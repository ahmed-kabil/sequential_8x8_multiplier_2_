==> flow/design.v <==
module adder (
input [15:0]dataa,datab,
output [15:0]sum
);
assign sum= dataa + datab ;
endmodule
module counter (
input clk ,
input aclr_n ,
output reg [1:0]count_out
);
always @(posedge clk , negedge aclr_n)
  begin
    if(~aclr_n)
       count_out = 2'b0 ;
    else if (aclr_n)
       count_out = count_out +1 ;
  end
endmodule
module mult4x4 (
input [3:0]dataa , datab ,
output [7:0]product
);
assign product = dataa * datab ;
endmodule
module mult_control (
input clk ,
input reset_a ,
input start ,
input [1:0]count ,
output reg [1:0]input_sel ,
output reg [1:0]shift_sel ,
output [2:0]state_out ,
output reg done ,
output reg clk_ena ,
output reg sclr_n
);
localparam IDLE = 0 , LSB = 1 , MID = 2 , MSB = 3 , CALC_DONE = 4 , ERR = 5 ;
reg [2:0] state_reg , state_next ;
always @( posedge clk , negedge reset_a)
  begin
    if(~reset_a)
       state_reg = IDLE ;
    else
       state_reg = state_next ;
  end
always@(*)
  begin
    case(state_reg)
      IDLE : begin
               if(start)
                  begin
                    state_next = LSB ;
                    input_sel = 2'bxx ;
                    shift_sel = 2'bxx ;
                    done = 0 ;
                    clk_ena = 1 ;
                    sclr_n = 0 ;
                  end
               else if(~start)
                  begin
                    state_next = IDLE ;
                    input_sel = 2'bxx ;
                    shift_sel = 2'bxx ;
                    done = 0 ;
                    clk_ena = 0 ;
                    sclr_n = 1 ;
                  end
             end
      LSB : begin
               if(~start & count==0)
                  begin
                    state_next = MID ;
                    input_sel = 2'b00 ;
                    shift_sel = 2'b00 ;
                    done = 0 ;
                    clk_ena = 1 ;
                    sclr_n = 1 ;
                  end
               else
                  begin
                    state_next = ERR ;
                    input_sel = 2'bxx ;
                    shift_sel = 2'bxx ;
                    done = 0 ;
                    clk_ena = 0 ;
                    sclr_n = 1 ;
                  end
             end
      MID : begin
               if(~start & count==1)
                  begin
                    state_next = MID ;
                    input_sel = 2'b01 ;
                    shift_sel = 2'b01 ;
                    done = 0 ;
                    clk_ena = 1 ;
                    sclr_n = 1 ;
                  end
               else if(~start & count==2)
                  begin
                    state_next = MSB ;
                    input_sel = 2'b10 ;
                    shift_sel = 2'b01 ;
                    done = 0 ;
                    clk_ena = 1 ;
                    sclr_n = 1 ;
                  end
               else
                  begin
                    state_next = ERR ;
                    input_sel = 2'bxx ;
                    shift_sel = 2'bxx ;
                    done = 0 ;
                    clk_ena = 0 ;
                    sclr_n = 1 ;
                  end
             end
      MSB : begin
               if(~start & count==3)
                  begin
                    state_next = CALC_DONE ;
                    input_sel = 2'b11 ;
                    shift_sel = 2'b10 ;
                    done = 0 ;
                    clk_ena = 1 ;
                    sclr_n = 1 ;
                  end
               else
                  begin
                    state_next = ERR ;
                    input_sel = 2'bxx ;
                    shift_sel = 2'bxx ;
                    done = 0 ;
                    clk_ena = 0 ;
                    sclr_n = 1 ;
                  end
             end
      CALC_DONE : begin
               if(~start)
                  begin
                    state_next = IDLE ;
                    input_sel = 2'bxx ;
                    shift_sel = 2'bxx ;
                    done = 1 ;
                    clk_ena = 0 ;
                    sclr_n = 1 ;
                  end
               else if(start)
                  begin
                    state_next = ERR ;
                    input_sel = 2'bxx ;
                    shift_sel = 2'bxx ;
                    done = 0 ;
                    clk_ena = 0 ;
                    sclr_n = 1 ;
                  end
             end
      ERR : begin
               if(~start)
                  begin
                    state_next = ERR ;
                    input_sel = 2'bxx ;
                    shift_sel = 2'bxx ;
                    done = 0 ;
                    clk_ena = 0 ;
                    sclr_n = 1 ;
                  end
               else if(start)
                  begin
                    state_next = LSB ;
                    input_sel = 2'bxx ;
                    shift_sel = 2'bxx ;
                    done = 0 ;
                    clk_ena = 1 ;
                    sclr_n = 0 ;
                  end
             end
      default :  begin
                    state_next = ERR ;
                    input_sel = 2'bxx ;
                    shift_sel = 2'bxx ;
                    done = 0 ;
                    clk_ena = 0 ;
                    sclr_n = 1 ;
                 end
    endcase
  end
assign state_out = state_reg ;
endmodule
module mux4 (
input [3:0]mux_in_a , mux_in_b ,
input mux_sel ,
output reg [3:0] mux_out
);
always @(*)
begin
 if (mux_sel)
    mux_out = mux_in_b ;
 else
    mux_out = mux_in_a ;
end
endmodule
module reg16 (
input clk ,
input sclr_n ,
input clk_ena,
input [15:0]datain ,
output reg [15:0]reg_out
);
always @(posedge clk)
  begin
    if (~clk_ena)
      reg_out = reg_out ;
    else if (clk_ena)
      begin
        if(~sclr_n)
           reg_out = 16'b0 ;
        else if(sclr_n)
           reg_out = datain ;
      end
  end
endmodule
module seven_segment_cntrl (
input [2:0]inp,
output reg seg_a ,
output reg seg_b ,
output reg seg_c ,
output reg seg_d ,
output reg seg_e ,
output reg seg_f ,
output reg seg_g
);
always@(*)
  begin
    case(inp)
      3'b000 : begin
                 seg_a = 1'b1 ;
                 seg_b = 1'b1 ;
                 seg_c = 1'b1 ;
                 seg_d = 1'b1 ;
                 seg_e = 1'b1 ;
                 seg_f = 1'b1 ;
                 seg_g = 1'b0 ;
               end
      3'b001 : begin
                 seg_a = 1'b0 ;
                 seg_b = 1'b1 ;
                 seg_c = 1'b1 ;
                 seg_d = 1'b0 ;
                 seg_e = 1'b0 ;
                 seg_f = 1'b0 ;
                 seg_g = 1'b0 ;
               end
      3'b010 : begin
                 seg_a = 1'b1 ;
                 seg_b = 1'b1 ;
                 seg_c = 1'b0 ;
                 seg_d = 1'b1 ;
                 seg_e = 1'b1 ;
                 seg_f = 1'b0 ;
                 seg_g = 1'b1 ;
               end
      3'b011 : begin
                 seg_a = 1'b1 ;
                 seg_b = 1'b1 ;
                 seg_c = 1'b1 ;
                 seg_d = 1'b1 ;
                 seg_e = 1'b0 ;
                 seg_f = 1'b0 ;
                 seg_g = 1'b1 ;
               end
     default : begin
                 seg_a = 1'b1 ;
                 seg_b = 1'b0 ;
                 seg_c = 1'b0 ;
                 seg_d = 1'b1 ;
                 seg_e = 1'b1 ;
                 seg_f = 1'b1 ;
                 seg_g = 1'b1 ;
               end
    endcase
  end
endmodule
module shifter (
input [7:0]inp ,
input [1:0]shift_cntrl,
output reg [15:0] shift_out
);
always @(*)
begin
  case(shift_cntrl)
    2'b00 : shift_out = inp ;
    2'b01 : shift_out = {inp , {4{1'b0}}} ; 
    2'b10 : shift_out = {inp , 8'b0} ;
    2'b11 : shift_out = inp ;
  endcase
end
endmodule
module top_level_design ( 
input clk ,
input [7:0]dataa ,
input [7:0]datab ,
input start ,
input reset_a ,
output done_flag ,
output [15:0]product8x8_out ,
output seg_a, seg_b, seg_c, seg_d, seg_e, seg_f, seg_g
);
wire [1:0]sel, shift ;
wire [3:0]aout, bout ;
wire [7:0]product ;
wire [15:0]shift_out ;
wire [15:0]sum ;
wire sclr_n ;
wire clk_ena ;
wire [1:0]count ;
wire [2:0]state_out ;
mux4 _mux4_1 (
  .mux_in_a(dataa[3:0]) ,
  .mux_in_b(dataa[7:4]) ,
  .mux_sel(sel[1]) ,
  .mux_out(aout)
);
mux4 _mux4_2 (
  .mux_in_a(datab[3:0]) ,
  .mux_in_b(datab[7:4]) ,
  .mux_sel(sel[0]) ,
  .mux_out(bout)
);
mult4x4 _mult4x4 (
  .dataa(aout) ,
  .datab(bout) ,
  .product(product)
);
shifter _shifter (
  .inp(product) ,
  .shift_cntrl(shift) ,
  .shift_out(shift_out)
);
adder _adder (
  .dataa(shift_out) ,
  .datab(product8x8_out) ,
  .sum(sum)
);
reg16 _reg16 (
  .clk(clk) ,
  .sclr_n(sclr_n) ,
  .clk_ena(clk_ena) ,
  .datain(sum) ,
  .reg_out(product8x8_out)
);
counter _counter (
  .clk(clk) ,
  .aclr_n(~start) ,
  .count_out(count)
);
seven_segment_cntrl _seven_segment_cntrl (
  .inp(state_out) ,
  .seg_a(seg_a) ,
  .seg_b(seg_b) ,
  .seg_c(seg_c) ,
  .seg_d(seg_d) ,
  .seg_e(seg_e) ,
  .seg_f(seg_f) ,
  .seg_g(seg_g)
);
mult_control _mult_control (
  .clk(clk) ,
  .reset_a(reset_a),
  .start(start) ,
  .count(count) ,
  .input_sel(sel) ,
  .shift_sel(shift) ,
  .state_out(state_out) ,
  .done(done_flag) ,
  .clk_ena(clk_ena) ,
  .sclr_n(sclr_n)
);
endmodule
Tool chain data of top_level_design

What the tools print for top_level_design, step after step.
Lines are those of the file above, counted from 1.
Operators carry their Yosys type and port widths (W data, S select, Z words).
Library cell names are shortened.
The mark - stands for no value.

Design top: top_level_design
Clock port: clk
Library: sky130hd
Timing corner: tt_025C_1v80

Word-level counts

Yosys after proc, flatten, opt, wreduce and memory -nomap, before mapping. Enables and synchronous resets that opt folds into registers are not counted as muxes. Memory bits, and registers merged into a memory's read port (data or address), are not among the register bits. Print and check cells are not counted.

Output and inout port bits: 24
Bits in registers: 21
Bits of input ports: 19
Elaborated cells: 61

$mul: 1
Reduce/logical cells: 10
Equality and inequality tests: 11
Bitwise operators: 5
Multiplexer cells: 29
Add/sub/neg operators: 2

Operator list:

| operator              | count |
| $pmux W16 S3          | 1 |
| $mul A4 B4 Y8         | 1 |
| $pmux W3 S6           | 1 |
| $add A16 B16 Y16      | 1 |
| $mux W1               | 16 |
| $mux W3               | 5 |
| $pmux W2 S3           | 2 |
| $eq A2 B2 Y1 const B  | 4 |
| $reduce_or A2 Y1      | 4 |
| $mux W4               | 2 |
| $eq A3 B2 Y1 const B  | 2 |
| $eq A3 B3 Y1 const B  | 2 |
| $reduce_or A3 Y1      | 2 |
| $and A1 B1 Y1         | 4 |
| $eq A2 B1 Y1 const B  | 2 |
| $logic_not A2 Y1      | 2 |
| $reduce_or A4 Y1      | 1 |
| $pmux W1 S4           | 1 |
| $eq A3 B1 Y1 const B  | 1 |
| $logic_not A3 Y1      | 1 |
| $add A2 B1 Y2 const B | 1 |
| $mux W2               | 1 |
| $not A1 Y1            | 1 |

Longest topological paths

Longest topological path by Yosys (ltp), each cell counted once; first at word level (registers and memories cut), then after technology mapping (sequential cells cut; the memories' decode and read muxes count).

Depth in word-level cells: 8
ABC_AREA: 0
Gate-level depth with buffers: 24
Depth with buffers taken out: 23

Netlist

The flow's flattened synthesis, as Yosys stat reports it; memories are mapped. The netlist is that of the ABC_AREA named above (0 if unset); the other value can give another one.
Totals and module areas in this step are rounded.

Mapped flip-flops: 24
Area of sequential cells: 682 um2
Standard cells after synthesis: 272
Cell area after synthesis: 2420 um2
Buffers: 4

Cell types:

| cell     | count | total area (um2) |
| edfxtp_1 | 16    | 480.461 |
| ha_1     | 34    | 425.408 |
| dfrtp_1  | 7     | 175.168 |
| nor2_1   | 45    | 168.912 |
| fa_1     | 5     | 100.096 |
| a21oi_1  | 18    | 90.086 |
| mux2i_1  | 9     | 90.086 |
| xnor2_1  | 10    | 87.584 |
| inv_1    | 20    | 75.072 |
| o21ai_0  | 14    | 70.067 |
| xor2_1   | 7     | 61.309 |
| nand2_1  | 15    | 56.304 |
| a21o_1   | 6     | 45.043 |
| or2_2    | 5     | 31.28 |
| nor3_1   | 6     | 30.029 |
| o21a_1   | 4     | 30.029 |
| dfstp_2  | 1     | 26.275 |
| nand2b_1 | 4     | 25.024 |

Other cell types: 31; their cells: 46.
The figures by module come from a second, unflattened synthesis with its own total; it is not the netlist above.

Cell total of the unflattened synthesis: 289
Area (unflattened synthesis): 2680 um2

Each row is one instance without its submodules.

Modules:

| module              | area (um2) | seq. area (um2) | times used | cells |
| adder               | 853        | 0.0             | 1          | 107 |
| reg16               | 607        | 480             | 1          | 33 |
| mult4x4             | 444        | 0.0             | 1          | 53 |
| mult_control        | 342        | 75.1            | 1          | 42 |
| shifter             | 213        | 0.0             | 1          | 32 |
| mux4                | 45.0       | 0.0             | 2          | 4 |
| counter             | 71.3       | 50.0            | 1          | 5 |
| seven_segment_cntrl | 51.3       | 0.0             | 1          | 8 |
| top_level_design    | 3.8        | 0.0             | 1          | 1 |

Worst setup path after synthesis

Source: OpenSTA report_checks on the synthesized netlist (no wires, ideal clock, input and output delay 20% of the period each), path of least setup slack; recovery checks are left aside. Register names are those of the netlist, which keeps one name where synthesis merged equal registers.

Path kind: input port to flip-flop
Start: input start
End: register _reg16.reg_out[13]
Stages: 22
Path delay: 4.985 ns
Arrival: 6.249 ns
Launch time at the first pin: 1.530 ns
Data required time: 7.384 ns
Slack: 1.135 ns
Library setup time: 0.266 ns
Clock period: 7.65 ns
Path buffers: 1
External input delay: 1.530 ns
Synthesis period reached: 6.515 ns

"path delay" is the arrival time less input delay plus setup time.
"stages" counts driving pins, that of a launching flip-flop among them; a cell with two outputs on the path counts twice.
"synthesis period reached" = period - worst setup slack (recovery checks aside). The figure is calculated, with input and output delays left at 20% of the set period.
Between the ends stands the longest chain of elaborated cells between them, by number of cells; it is not shown to be the way that was timed. Of several equally long chains one is given.
A line is the first line of the expression or statement that the cell stems from. Yosys adds cells for indexed reads and writes and turns some case tables into memories.
At most two assigning lines are given for a register; there are more.
The path ends at the data pin of a flip-flop with enable; ways to the enable are not counted.

Cell sequence: buf_4 -> nor2_1 -> a21oi_1 -> nor2_1 -> mux2i_1 -> or2_2 -> fa_1 -> inv_1 -> fa_1 -> ha_1 -> a211oi_1 -> o21bai_1 -> a21oi_1 -> xnor2_1 -> nand2_1 -> o21ai_0 -> ha_1 -> and3_1 -> a221o_1 -> a221oi_2 -> xor2_1 -> nor2_1
Cells in the longest elaborated chain: 8
Elaborated cells on any way between the ends: 11
Classes of those cells: add/sub (1); mul (1); mux (7); logic (2)

RTL lines, path post-synthesis:

| item               | RTL line | RTL |
| start: declaration | 304      | `input start ,` |
| $not A1 Y1         | 91       | `if(~start & count==1)` |
| $and A1 B1 Y1      | 91       |  |
| $mux W2            | 91       |  |
| $pmux W2 S3        | -        |  |
| $mux W4            | 198      | `if (mux_sel)` |
| $mul A4 B4 Y8      | 24       |  |
| $pmux W16 S3       | 292      | `case(shift_cntrl)` |
| $add A16 B16 Y16   | 5        | `assign sum= dataa + datab ;` |
| end: assignment    | 214      | `reg_out = reg_out ;` |
| end: assignment    | 220      | `reg_out = datain ;` |
| end: declaration   | 209      | `output reg [15:0]reg_out` |

Path in the finished layout

From the final timing report of stored run 2: the path of least setup slack in the routed layout; clock arrival at registers is part of the times.

Path kind: flip-flop to flip-flop
Start: register _counter.count_out[0]
End: register _reg16.reg_out[13]
Data required time: 3.71 ns
Slack: -1.46 ns
Stages: 22
Path buffers: 0
Arrival: 5.17 ns
Launch time at the first pin: 0.27 ns
Library setup time: 0.24 ns
Clock period: 3.69 ns

Between the ends stands the longest chain of elaborated cells between them, by number of cells; it is not shown to be the way that was timed. Of several equally long chains one is given.
At most two assigning lines are given for a register; there are more.
The path ends at the data pin of a flip-flop with enable; ways to the enable are not counted.

Cell sequence: dfrtp_1 -> ha_4 -> a21o_1 -> a21oi_4 -> mux2i_4 -> or2_4 -> fa_1 -> inv_2 -> fa_2 -> ha_4 -> a211oi_2 -> o21bai_1 -> a21oi_1 -> xnor2_1 -> nand2_1 -> o21ai_2 -> ha_1 -> and3_1 -> a221o_1 -> a221oi_2 -> xor2_1 -> nor2_1
Cells in the longest elaborated chain: 8
Elaborated cells on any way between the ends: 9
Source lines of those cells: 6
Classes of those cells: add/sub (1); mul (1); eq/ne (1); mux (5); logic (1)

RTL lines, path post-layout:

| item               | RTL line | RTL |
| start: declaration | 10       | `output reg [1:0]count_out` |
| start: assignment  | 15       | `count_out = 2'b0 ;` |
| start: assignment  | 17       | `count_out = count_out +1 ;` |
| $eq A2 B1 Y1       | 91       | `if(~start & count==1)` |
| $and A1 B1 Y1      | 91       |  |
| $mux W2            | 91       |  |
| $pmux W2 S3        | -        |  |
| $mux W4            | 198      | `if (mux_sel)` |
| $mul A4 B4 Y8      | 24       |  |
| $pmux W16 S3       | 292      | `case(shift_cntrl)` |
| $add A16 B16 Y16   | 5        | `assign sum= dataa + datab ;` |
| end: assignment    | 214      | `reg_out = reg_out ;` |
| end: assignment    | 220      | `reg_out = datain ;` |
| end: declaration   | 209      | `output reg [15:0]reg_out` |

Stored flow runs of top_level_design (2 of them; Yosys, OpenROAD, sky130hd). They differ in their settings and are not a sequence. Constraints: input delay and output delay 20% of the set period each, output load 0.01 pF.
"achieved clock period" = clock period - worst setup slack. The figure is calculated, with input and output delays left at 20% of the set period.
"time on the worst setup path" = time allowed to the worst setup path (clock period - input delay - output delay, where it has them) - its slack; a late launch clock adds to it, a late capture clock takes from it.
"total power of the final layout" is the tool's figure for a default switching activity; nothing was simulated.
Results are given in rounded form.
A setting shown as -- is not set for that run.
Results: -- = not shown.

| item                                      | stored run 1 | stored run 2           |
| period_ns                                 | 6.94         | 3.69                   |
| CORE_UTILIZATION                          | 55           | 23                     |
| PLACE_DENSITY_LB_ADDON                    | 0.07         | --                     |
| HOLD_SLACK_MARGIN                         | 0.06         | --                     |
| CORE_MARGIN                               | 4            | 2                      |
| CELL_PAD_IN_SITES_DETAIL_PLACEMENT        | 2            | --                     |
| TNS_END_PERCENT                           | 85           | --                     |
| GPL_ROUTABILITY_DRIVEN                    | 0            | 1                      |
| CAP_MARGIN                                | 10           | 10                     |
| SLEW_MARGIN                               | 35           | 20                     |
| SETUP_SLACK_MARGIN                        | --           | 0.56                   |
| PLACE_DENSITY                             | --           | 0.47                   |
| CORE_ASPECT_RATIO                         | --           | 1.26                   |
| ABC_AREA                                  | --           | 0                      |
| GPL_TIMING_DRIVEN                         | --           | 1                      |
| final utilization (%)                     | --           | 39.2                   |
| overall die area (um2)                    | --           | 11400                  |
| standard-cell area after routing (um2)    | --           | 4080                   |
| achieved clock period (ns)                | --           | 5.145                  |
| time on the worst setup path (ns)         | --           | 5.15                   |
| worst setup path kind                     | --           | flip-flop to flip-flop |
| worst slack on setup checks (ns)          | --           | -1.46                  |
| total negative slack on setup checks (ns) | --           | -14.8                  |
| total power of the final layout (W)       | --           | 0.00264                |
| mapped cell area after synthesis (um2)    | --           | 2420                   |

Stored run 1: unfinished; error DPL-0033 in placement
